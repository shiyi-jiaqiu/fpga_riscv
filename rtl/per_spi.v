==> flow/design.v <==
module per_spi(
    input wire clk_i,
    input wire rst_i_n,
    input [1:0] size_i,
    input wire[31:0] wdata_i,
    input wire[31:0] addr_i,
    input wire wr_i,
    input wire  rd_i,
    output reg[31:0] data_o,
    output reg spi_mosi,              
    input wire spi_miso,              
    output wire spi_ss,               
    output reg spi_clk                
    );
    localparam SPI_CTRL   = 4'h0;     
    localparam SPI_DATA   = 4'h4;     
    localparam SPI_STATUS = 4'h8;     
    reg[31:0] spi_ctrl;
    reg[31:0] spi_data;
    reg[31:0] spi_status;
    reg[8:0] clk_i_cnt;                
    reg en;                          
    reg[4:0] spi_clk_edge_cnt;       
    reg spi_clk_edge_level;          
    reg[7:0] rdata;                  
    reg done;                        
    reg[3:0] bit_index;              
    wire[8:0] div_cnt;
    assign spi_ss = ~spi_ctrl[3];    
    assign div_cnt = spi_ctrl[15:8]; 
    always @ (posedge clk_i) begin
        if (rst_i_n == 1'b0) begin
            en <= 1'b0;
        end else begin
            if (spi_ctrl[0] == 1'b1) begin
                en <= 1'b1;
            end else if (done == 1'b1) begin
                en <= 1'b0;
            end else begin
                en <= en;
            end
        end
    end
    always @ (posedge clk_i) begin
        if (rst_i_n == 1'b0) begin
            clk_i_cnt <= 9'h0;
        end else if (en == 1'b1) begin
            if (clk_i_cnt == div_cnt) begin
                clk_i_cnt <= 9'h0;
            end else begin
                clk_i_cnt <= clk_i_cnt + 1'b1;
            end
        end else begin
            clk_i_cnt <= 9'h0;
        end
    end
    always @ (posedge clk_i) begin
        if (rst_i_n == 1'b0) begin
            spi_clk_edge_cnt <= 5'h0;
            spi_clk_edge_level <= 1'b0;
        end else if (en == 1'b1) begin
            if (clk_i_cnt == div_cnt) begin
                if (spi_clk_edge_cnt == 5'd17) begin
                    spi_clk_edge_cnt <= 5'h0;
                    spi_clk_edge_level <= 1'b0;
                end else begin
                    spi_clk_edge_cnt <= spi_clk_edge_cnt + 1'b1;
                    spi_clk_edge_level <= 1'b1;
                end
            end else begin
                spi_clk_edge_level <= 1'b0;
            end
        end else begin
            spi_clk_edge_cnt <= 5'h0;
            spi_clk_edge_level <= 1'b0;
        end
    end
    always @ (posedge clk_i) begin
        if (rst_i_n == 1'b0) begin
            spi_clk <= 1'b0;
            rdata <= 8'h0;
            spi_mosi <= 1'b0;
            bit_index <= 4'h0;
        end else begin
            if (en) begin
                if (spi_clk_edge_level == 1'b1) begin
                    case (spi_clk_edge_cnt)
                        1, 3, 5, 7, 9, 11, 13, 15: begin
                            spi_clk <= ~spi_clk;
                            if (spi_ctrl[2] == 1'b1) begin
                                spi_mosi <= spi_data[bit_index];    
                                bit_index <= bit_index - 1'b1;
                            end else begin
                                rdata <= {rdata[6:0], spi_miso};    
                            end
                        end
                        2, 4, 6, 8, 10, 12, 14, 16: begin
                            spi_clk <= ~spi_clk;
                            if (spi_ctrl[2] == 1'b1) begin
                                rdata <= {rdata[6:0], spi_miso};    
                            end else begin
                                spi_mosi <= spi_data[bit_index];    
                                bit_index <= bit_index - 1'b1;
                            end
                        end
                        17: begin
                            spi_clk <= spi_ctrl[1];
                        end
                    endcase
                end
            end else begin
                spi_clk <= spi_ctrl[1];
                if (spi_ctrl[2] == 1'b0) begin
                    spi_mosi <= spi_data[7];            
                    bit_index <= 4'h6;
                end else begin
                    bit_index <= 4'h7;
                end
            end
        end
    end
    always @ (posedge clk_i) begin
        if (rst_i_n == 1'b0) begin
            done <= 1'b0;
        end else begin
            if (en && spi_clk_edge_cnt == 5'd17) begin
                done <= 1'b1;
            end else begin
                done <= 1'b0;
            end
        end
    end
    always @ (posedge clk_i) begin
        if (rst_i_n == 1'b0) begin
            spi_ctrl <= 32'h0;
            spi_data <= 32'h0;
            spi_status <= 32'h0;
        end else begin
            spi_status[0] <= en;
            if (wr_i == 1'b1) begin
                case (addr_i[3:0])
                    SPI_CTRL: begin
                        spi_ctrl <= wdata_i;
                    end
                    SPI_DATA: begin
                        spi_data <= wdata_i;
                    end
                    default: begin
                    end
                endcase
            end else begin
                spi_ctrl[0] <= 1'b0;
                if (done == 1'b1) begin
                    spi_data <= {24'h0, rdata};
                end
            end
        end
    end
    always @ (*) begin
        if (rst_i_n == 1'b0) begin
            data_o = 32'h0;
        end else begin
            case (addr_i[3:0])
                SPI_CTRL: begin
                    data_o = spi_ctrl;
                end
                SPI_DATA: begin
                    data_o = spi_data;
                end
                SPI_STATUS: begin
                    data_o = spi_status;
                end
                default: begin
                    data_o = 32'h0;
                end
            endcase
        end
    end
endmodule
**Step by step through the tools: per_spi**

What the tools print for per_spi, step after step.
Line numbers count from 1 in the design file above.
Operators: Yosys type, input widths -> output width; for muxes data width and select width s.
Cell names lack the library's common part.
The mark n/a stands for no value.

- Top module: per_spi
- Clock input: clk_i
- Cell library: sky130hd
- Corner: tt_025C_1v80

**Elaborated design**

Yosys after proc, flatten, opt, wreduce and memory -nomap, before mapping. Memory bits, and registers merged into a memory's read port (data or address), are not among the register bits. Print and check cells are not counted. Equal cells are merged and count once.

- Add/sub/neg operators: 3
- Multiplexer cells: 28
- Multiply operators: 0
- Bitwise logic cells: 4
- Equal/unequal tests: 30
- Magnitude comparators: 0
- Shift operators: 1
- Reductions and logical operators: 18
- Div/mod/pow operators: 0

Operator list:

| kind | number |
|---|---|
| $mux 32 | 4 |
| $pmux 32 s3 | 1 |
| $eq 5x4->1 const B | 8 |
| $shiftx 32x4->1 | 1 |
| $eq 5x3->1 const B | 4 |
| $reduce_or 16->1 | 1 |
| $reduce_or 8->1 | 2 |
| $pmux 8 s2 | 1 |
| $mux 8 | 2 |
| $mux 4 | 4 |
| $mux 1 | 12 |
| $reduce_and 2->1 | 5 |
| $eq 5x2->1 const B | 2 |
| $eq 5x5->1 const B | 2 |
| $reduce_and 5->1 | 2 |
| $ne 3x3->1 const B | 3 |
| $add 9x1->9 const B | 1 |
| $eq 9x8->1 | 1 |
| $pmux 4 s2 | 1 |
| $ne 2x1->1 const B | 3 |
| $reduce_bool 2->1 | 3 |
| $add 5x1->5 const B | 1 |
| $eq 5x1->1 const B | 1 |
| $mux 5 | 1 |
| $not 1->1 | 4 |
| $ne 2x2->1 const B | 2 |
| $sub 4x1->4 const B | 1 |
| $eq 4x3->1 const B | 1 |

Not listed: further kinds 9, cells in them 10.

- Clocked read ports x word width: 0
- Output and inout bits: 35
- Word-level cells: 97
- Bits in writable memories: 0
- ROM bits: 0
- Register bits after elaboration: 96
- Bits of input ports: 71
- Bits in latches: 0
- Memories kept: 0

**Longest topological paths**

Yosys ltp: most cells in a row. Word level: on the elaborated netlist, between registers, memories and ports. Mapped: between sequential cells and ports; inverters and the memories' decode and read muxes count.

- Word-level depth: 5
- ABC_AREA: 0
- Mapped depth: 8
- Depth with buffers taken out: 7

**Mapped cells and area**

Yosys stat after the flow's synthesis: flattened, memories mapped to cells. It holds for the ABC_AREA given above (unset counts as 0); a run with the other value may have another netlist.
The area totals of this step are shown rounded.

Cell types:

| cell | number | area in all (sq um) |
|---|---|---|
| dfxtp_1 | 96 | 1.92E+03 |
| a22oi_1 | 55 | 412.896 |
| nand2_1 | 90 | 337.824 |
| nor2_1 | 79 | 296.534 |
| mux2i_1 | 21 | 210.202 |
| a21oi_1 | 38 | 190.182 |
| xor2_1 | 15 | 131.376 |
| ha_1 | 8 | 100.096 |
| clkbuf_1 | 24 | 90.086 |
| a211oi_1 | 11 | 82.579 |
| mux4_2 | 3 | 67.565 |
| inv_1 | 13 | 48.797 |
| buf_2 | 8 | 40.038 |
| a31oi_1 | 5 | 31.28 |
| nand3_1 | 6 | 30.029 |
| a2bb2oi_4 | 1 | 26.275 |
| a211oi_2 | 2 | 25.024 |
| and3_1 | 4 | 25.024 |

Not listed: further types 45, cells in them 75.

- Mapped area: 4660 sq um
- Cell count: 554
- Buffer cells: 39
- Mapped flip-flops: 96
- Sequential area: 1920 sq um

**Worst setup path after synthesis**

OpenSTA on the mapped netlist: ideal clock, no wires. The path of least setup slack (recovery checks aside). Input and output delay are each 20% of the period. Register names are those of the netlist, which keeps one name where synthesis merged equal registers.

- Path kind: flip-flop to flip-flop
- Start point: reg spi_clk_edge_cnt[0]
- End point: reg spi_mosi
- Setup slack: 0.417 ns
- Stages on the path: 8
- Time at the first pin: 0.000 ns
- Buffers on the path: 0
- Arrival: 1.886 ns
- Period: 2.39 ns
- Data required time: 2.303 ns
- Path delay: 1.973 ns
- Library setup time: 0.087 ns
- Synthesis period reached: 1.973 ns

"path delay" = arrival - input delay + setup time.
"stages on the path": output pins that drive a net of the path, with the launching flip-flop's if there is one; two outputs of one cell count as two.
"synthesis period reached" = period - worst setup slack (recovery checks aside). The figure is calculated, with input and output delays left at 20% of the set period.
The rows between start and end are the longest chain of elaborated cells between them; the timing report does not say that the signal goes this way. Where chains are equally long, one stands for them.
Each line given opens the expression or statement behind the cell; cells for indexed reads and writes are added by Yosys, which also makes memories of some case tables.
A register here has more assigning lines than the two given.

- Cells stage by stage: dfxtp_1 ha_1 and3_1 ha_1 a211oi_4 nor4_1 or4_1 o31ai_1
- Cells in the longest elaborated chain: 5
- Elaborated cells on any way between the ends: 25
- Source lines of those cells: 3
- Those cells by class: eq/ne (19); mux (3); reduce/logical (3)

RTL lines, path after synthesis:

| item | RTL line | RTL |
|---|---|---|
| start, declared | 23 | `reg[4:0] spi_clk_edge_cnt;` |
| start, assigned | 59 | `spi_clk_edge_cnt <= 5'h0;` |
| start, assigned | 67 | `spi_clk_edge_cnt <= spi_clk_edge_cnt + 1'b1;` |
| $eq 5x2->1 | 87 | `case (spi_clk_edge_cnt)` |
| $reduce_or 8->1 | 87 |  |
| $pmux 1 s2 | 87 |  |
| $mux 1 | 86 | `if (spi_clk_edge_level == 1'b1) begin` |
| $mux 1 | 85 | `if (en) begin` |
| end, assigned | 91 | `spi_mosi <= spi_data[bit_index];` |
| end, assigned | 102 | `spi_mosi <= spi_data[bit_index];` |
| end, declared | 10 | `output reg spi_mosi,` |

**Timing after layout**

Path of least setup slack in the final report of run 1 (OpenROAD, finished layout, wires in). Where an end is a register, its clock arrival counts in the times.

- Path kind: flip-flop to flip-flop
- Start point: reg spi_clk_edge_cnt[1]
- End point: reg bit_index[1]
- Arrival: 2.44 ns
- Period: 1.72 ns
- Time at the first pin: 0.37 ns
- Buffers on the path: 2
- Stages on the path: 9
- Data required time: 1.98 ns
- Library setup time: 0.12 ns
- Setup slack: -0.46 ns

The rows between start and end are the longest chain of elaborated cells between them; the timing report does not say that the signal goes this way. Where chains are equally long, one stands for them.
A register here has more assigning lines than the two given.

- Cells stage by stage: dfxtp_4 buf_4 ha_1 a21oi_2 o21ai_1 buf_4 o31ai_1 a221o_1 a31oi_1
- Cells in the longest elaborated chain: 5
- Elaborated cells on any way between the ends: 25
- Source lines of those cells: 3
- Those cells by class: eq/ne (19); mux (3); reduce/logical (3)

RTL lines, path post-layout:

| item | RTL line | RTL |
|---|---|---|
| start, declared | 23 | `reg[4:0] spi_clk_edge_cnt;` |
| start, assigned | 59 | `spi_clk_edge_cnt <= 5'h0;` |
| start, assigned | 67 | `spi_clk_edge_cnt <= spi_clk_edge_cnt + 1'b1;` |
| $eq 5x2->1 | 87 | `case (spi_clk_edge_cnt)` |
| $reduce_or 8->1 | 87 |  |
| $pmux 4 s2 | 87 |  |
| $mux 4 | 86 | `if (spi_clk_edge_level == 1'b1) begin` |
| $mux 4 | 85 | `if (en) begin` |
| end, assigned | 92 | `bit_index <= bit_index - 1'b1;` |
| end, assigned | 103 | `bit_index <= bit_index - 1'b1;` |
| end, declared | 27 | `reg[3:0] bit_index;` |

==> runs of per_spi <==
Stored flow runs of per_spi (2 of them; Yosys, OpenROAD, sky130hd). They differ in their settings and are not a sequence. Constraints: input delay and output delay 20% of the set period each, output load 0.01 pF.
"reached clock period": clock period set for the run, less the worst setup slack. It is reckoned from that one timing run; input and output delays stay at 20% of the period that was set.
"critical path time" means the part of the period allowed to the worst setup path (the constraints hold back 20% at inputs and 20% at outputs) less its slack; where the path has registers, the arrival times of their clocks count too.
By "power consumption" is meant OpenSTA's value without simulated activity: inputs other than the clock are taken to toggle once in ten clock periods, and the tool carries that through the logic.
The results are shown rounded.

### Run 1

==> flow/run.sh <==
#!/bin/bash
# the make line also repeats the synthesis and layout settings of config.mk as NAME=value (left out here)
make -C /OpenROAD-flow-scripts/flow DESIGN_CONFIG=/design/flow/config.mk WORK_HOME=/design/flow/orfs CLKGATE_MAP_FILE= finish
==> flow/config.mk <==
export PLATFORM = sky130hd
export DESIGN_NAME = per_spi
export DESIGN_NICKNAME = per_spi
export VERILOG_FILES = /design/flow/design.v
export SDC_FILE = /design/flow/constraint.sdc
export NUM_CORES = 4
export LEC_CHECK = 0
export CAP_MARGIN = 20
export CORE_MARGIN = 2
export CORE_UTILIZATION = 54
export CTS_CLUSTER_DIAMETER = 101
export CTS_CLUSTER_SIZE = 39
export MIN_ROUTING_LAYER = met1
export PLACE_DENSITY_LB_ADDON = 0.14
export SETUP_SLACK_MARGIN = 0.27
export SLEW_MARGIN = 20
==> flow/constraint.sdc <==
create_clock -name core_clock -period 1.72 [get_ports {clk_i}]
set_input_delay 0.3440 -clock core_clock [delete_from_list [all_inputs] [get_ports {clk_i}]]
set_output_delay 0.3440 -clock core_clock [all_outputs]
set_load 0.01 [all_outputs]

Results of run 1:
- Chip area after synthesis (Yosys): 4660 sq um
- Area inside the die boundary: 9390 sq um
- Standard-cell area after layout: 7940 sq um
- Post-route utilization: 95.7%
- Worst slack on setup checks: -0.461 ns
- Setup total negative slack: -10.8 ns
- Final worst hold slack: 0.474 ns
- Power consumption: 4360 µW
- Reached clock period: 2.181 ns
- Critical path time: 2.18 ns
- Critical path type: flip-flop to flip-flop

### Run 2

==> flow/run.sh <==
#!/bin/bash
# the make line also repeats the synthesis and layout settings of config.mk as NAME=value (left out here)
make -C /OpenROAD-flow-scripts/flow DESIGN_CONFIG=/design/flow/config.mk WORK_HOME=/design/flow/orfs CLKGATE_MAP_FILE= finish
==> flow/config.mk <==
export PLATFORM = sky130hd
export DESIGN_NAME = per_spi
export DESIGN_NICKNAME = per_spi
export VERILOG_FILES = /design/flow/design.v
export SDC_FILE = /design/flow/constraint.sdc
export NUM_CORES = 4
export LEC_CHECK = 0
export CAP_MARGIN = 20
export CORE_MARGIN = 2
export CORE_UTILIZATION = 21
export SLEW_MARGIN = 20
==> flow/constraint.sdc <==
create_clock -name core_clock -period 2.46 [get_ports {clk_i}]
set_input_delay 0.4920 -clock core_clock [delete_from_list [all_inputs] [get_ports {clk_i}]]
set_output_delay 0.4920 -clock core_clock [all_outputs]
set_load 0.01 [all_outputs]

Results of run 2:
- Chip area after synthesis (Yosys): 4660 sq um
- Area inside the die boundary: 23400 sq um
- Standard-cell area after layout: 6220 sq um
- Post-route utilization: 28.5%
- Worst slack on setup checks: 0.049 ns
- Setup total negative slack: 0.000 ns
- Final worst hold slack: 0.457 ns
- Power consumption: 3200 µW
- Reached clock period: 2.411 ns
- Critical path time: 1.43 ns
- Critical path type: input port to output port
